==> flow/design.v <==
module D_FF (q, d, reset, clk);
output q;
input d, reset, clk;
reg q;  
always @(posedge clk or posedge reset)
if (reset)
q = 0;  
else
q = d;  
endmodule
module RegBit(BitOut, BitData, WriteEn,reset, clk);
output BitOut;  
input BitData, WriteEn; 
input reset,clk;
wire d,f1, f2;  
wire reset;
and #(50) U1(f1, BitOut, (~WriteEn));
and #(50) U2(f2, BitData, WriteEn);
or  #(50) U3(d, f1, f2);
D_FF DFF0(BitOut, d, reset, clk);
endmodule
module register32bit (RegOut,RegIn,WriteEn,reset,clk); 
output [31:0] RegOut;
input [31:0] RegIn;
input WriteEn,reset, clk;
RegBit bit31(RegOut[31],RegIn[31],WriteEn,reset,clk);
RegBit bit30(RegOut[30],RegIn[30],WriteEn,reset,clk);
RegBit bit29(RegOut[29],RegIn[29],WriteEn,reset,clk); 
RegBit bit28(RegOut[28],RegIn[28],WriteEn,reset,clk); 
RegBit bit27(RegOut[27],RegIn[27],WriteEn,reset,clk); 
RegBit bit26(RegOut[26],RegIn[26],WriteEn,reset,clk); 
RegBit bit25(RegOut[25],RegIn[25],WriteEn,reset,clk); 
RegBit bit24(RegOut[24],RegIn[24],WriteEn,reset,clk); 
RegBit bit23(RegOut[23],RegIn[23],WriteEn,reset,clk); 
RegBit bit22(RegOut[22],RegIn[22],WriteEn,reset,clk); 
RegBit bit21(RegOut[21],RegIn[21],WriteEn,reset,clk); 
RegBit bit20(RegOut[20],RegIn[20],WriteEn,reset,clk); 
RegBit bit19(RegOut[19],RegIn[19],WriteEn,reset,clk); 
RegBit bit18(RegOut[18],RegIn[18],WriteEn,reset,clk); 
RegBit bit17(RegOut[17],RegIn[17],WriteEn,reset,clk); 
RegBit bit16(RegOut[16],RegIn[16],WriteEn,reset,clk); 
RegBit bit15(RegOut[15],RegIn[15],WriteEn,reset,clk); 
RegBit bit14(RegOut[14],RegIn[14],WriteEn,reset,clk); 
RegBit bit13(RegOut[13],RegIn[13],WriteEn,reset,clk); 
RegBit bit12(RegOut[12],RegIn[12],WriteEn,reset,clk); 
RegBit bit11(RegOut[11],RegIn[11],WriteEn,reset,clk); 
RegBit bit10(RegOut[10],RegIn[10],WriteEn,reset,clk); 
RegBit bit9 (RegOut[9], RegIn[9], WriteEn,reset,clk); 
RegBit bit8 (RegOut[8], RegIn[8], WriteEn,reset,clk); 
RegBit bit7 (RegOut[7], RegIn[7], WriteEn,reset,clk); 
RegBit bit6 (RegOut[6], RegIn[6], WriteEn,reset,clk); 
RegBit bit5 (RegOut[5], RegIn[5], WriteEn,reset,clk); 
RegBit bit4 (RegOut[4], RegIn[4], WriteEn,reset,clk); 
RegBit bit3 (RegOut[3], RegIn[3], WriteEn,reset,clk); 
RegBit bit2 (RegOut[2], RegIn[2], WriteEn,reset,clk); 
RegBit bit1 (RegOut[1], RegIn[1], WriteEn,reset,clk); 
RegBit bit0 (RegOut[0], RegIn[0], WriteEn,reset,clk); 
endmodule
# Reports on register32bit
# The steps from the RTL of register32bit to its reports follow in flow order.
# Line numbers count from 1 in the design file above.
# Library cell names are shortened.
# A cell with -- has no value.
dict set report inputs {
  top {register32bit}
  clock {clk}
  lib {sky130hd}
  pvt_corner {tt_025C_1v80}
}

# Word level
# Yosys after proc, flatten, opt, wreduce and memory -nomap, before mapping. Enables and synchronous resets that opt folds into registers are not counted as muxes. Memory bits, and registers merged into a memory's read port (data or address), are not among the register bits. Print and check cells are not counted. Equal cells are merged and count once.
dict set report bits {
  regBits 32
  input_bits 35
  out_inout_bits 32
  word_cells 129
}
dict set report op_classes {
  bitwise 97
}
# operator n
set ops {}
lappend ops {{1-bit AND} 64}
lappend ops {{1-bit OR} 32}
lappend ops {{1-bit inverter} 1}

# Longest topological paths
# Longest topological path by Yosys (ltp), each cell counted once; first at word level (registers and memories cut), then after technology mapping (sequential cells cut; the memories' decode and read muxes count).
dict set report logic_depth {
  ltp_word 3
  ABC_AREA 0
  mapped_depth 3
  depth_no_buf 1
}

# Synthesis result
# The flow's flattened synthesis, as Yosys stat reports it; memories are mapped. The netlist is that of the ABC_AREA named above (0 if unset); the other value can give another one.
# The area totals of this step are shown rounded.
# cell_type n area_total_um2
set types {}
lappend types {dfrtp_1 32 800.768}
lappend types {mux2_4 30 450.432}
lappend types {buf_4 32 240.23}
lappend types {buf_12 3 60.058}
lappend types {mux2_2 2 22.522}
lappend types {buf_6 1 11.261}
lappend types {inv_1 1 3.754}
dict set report synth_totals {
  seqArea_um2 800.8
  ffs 32
  stdcells 101
  n_buf 36
  synth_area_um2 1589
}
# The figures by module come from a second, unflattened synthesis with its own total; it is not the netlist above.
dict set report hier_totals {
  hier_cells 96
  area_unflattened_um2 1401
}
# Each row is one instance without its submodules.
# module area_um2 n_cells mod_seq_area_um2 instances
set modules {}
lappend modules {D_FF 28.8 2 25.0 32}
lappend modules {RegBit 15.0 1 0.0 32}
lappend modules {register32bit 0.0 0 0.0 1}

# Path before layout
# Source: OpenSTA report_checks on the synthesized netlist (no wires, ideal clock, input and output delay 20% of the period each), path of least setup slack; recovery checks are left aside. Register names are those of the netlist, which keeps one name where synthesis merged equal registers.
dict set report synth_timing {
  path_kind {input to register}
  startpoint {in WriteEn}
  endpoint {reg (name not given)}
  required_ns 0.836
  path_slack_ns 0.102
  path_delay_ns 0.667
  driving_pins 3
  t_arrival_ns 0.734
  period_ns 0.961
  setup_time_ns 0.125
  input_delay_ns 0.192
  launch_ns 0.192
  synth_period_reached_ns 0.859
}
# "path_delay_ns" is the arrival time less input delay plus setup time.
# "driving_pins": output pins that drive a net of the path, with the launching flip-flop's if there is one; two outputs of one cell count as two.
# "synth_period_reached_ns" is the clock period less the worst setup slack; recovery checks do not enter. This is arithmetic on one report: input and output delays are still those of the set period (20% each).
dict set report synth_between {
  cell_sequence {buf_6 buf_12 mux2_4}
}
# element line_no
set synth_lines {}
lappend synth_lines {{start, declared} 25} ;# input WriteEn,reset, clk;
# Chain of elaborated cells between the ends: none given.

# Worst path after layout
# Path of least setup slack in the final report of run 1 (OpenROAD, finished layout, wires in). Where an end is a register, its clock arrival counts in the times.
dict set report layout_timing {
  path_kind {register to output}
  startpoint {reg (name not given)}
  endpoint {out RegOut[0]}
  t_arrival_ns 0.82
  required_ns 0.75
  period_ns 0.938
  path_slack_ns -0.07
  launch_ns 0.28
  driving_pins 2
}
dict set report layout_between {
  cell_sequence {dfrtp_1 buf_2}
}
# element line_no
set layout_lines {}
lappend layout_lines {{end, declared} 23} ;# output [31:0] RegOut;
# Chain of elaborated cells between the ends: none given.

; register32bit through Yosys and OpenROAD on sky130hd: 2 stored runs, unordered, with their settings and measured results. The constraints put input and output delay at 20% of the set period each and load the outputs with 0.01 pF.
; "achieved_period_ns" means the clock period less the worst setup slack. The figure is calculated, with input and output delays left at 20% of the set period.
; By "worst_path_allowed_less_slack_ns" is meant the share of the clock period that the worst setup path is allowed (20% is reserved at inputs, 20% at outputs), minus its slack. Clock arrival times at its registers enter into it.
; By "power_total_uw" is meant OpenSTA's value without simulated activity: inputs other than the clock are taken to toggle once in ten clock periods, and the tool carries that through the logic.
; The measured numbers are rounded.

[run 1: settings]
period_ns = 0.938
CORE_UTILIZATION = 23
SETUP_SLACK_MARGIN = -0.01
PLACE_DENSITY_LB_ADDON = 0.08
CORE_ASPECT_RATIO = 0.68
CELL_PAD_IN_SITES_GLOBAL_PLACEMENT = 3
ABC_AREA = 0
CTS_CLUSTER_SIZE = 29
CTS_CLUSTER_DIAMETER = 312
MIN_ROUTING_LAYER = met1
MAX_ROUTING_LAYER = met4
CAP_MARGIN = 20
CORE_MARGIN = 2
SLEW_MARGIN = 20
[run 1: results]
post_synth_area_um2 = 1589
die_um2 = 7602
finish.stdcell_area_um2 = 2267
layout_utilization_pct = 34.6
setup_ws_ns = -0.066
total_negative_slack_ns = -1.359
power_total_uw = 3551
achieved_period_ns = 1.004
worst_path_allowed_less_slack_ns = 0.82
critical_path_kind = register to output

[run 2: settings]
period_ns = 1.01
CORE_UTILIZATION = 32
CAP_MARGIN = 20
CORE_MARGIN = 2
SLEW_MARGIN = 20
[run 2: results]
post_synth_area_um2 = 1589
die_um2 = 5545
finish.stdcell_area_um2 = 2225
layout_utilization_pct = 46.8
setup_ws_ns = 0.004
total_negative_slack_ns = 0.000
power_total_uw = 3461
achieved_period_ns = 1.006
worst_path_allowed_less_slack_ns = 0.80
critical_path_kind = register to output
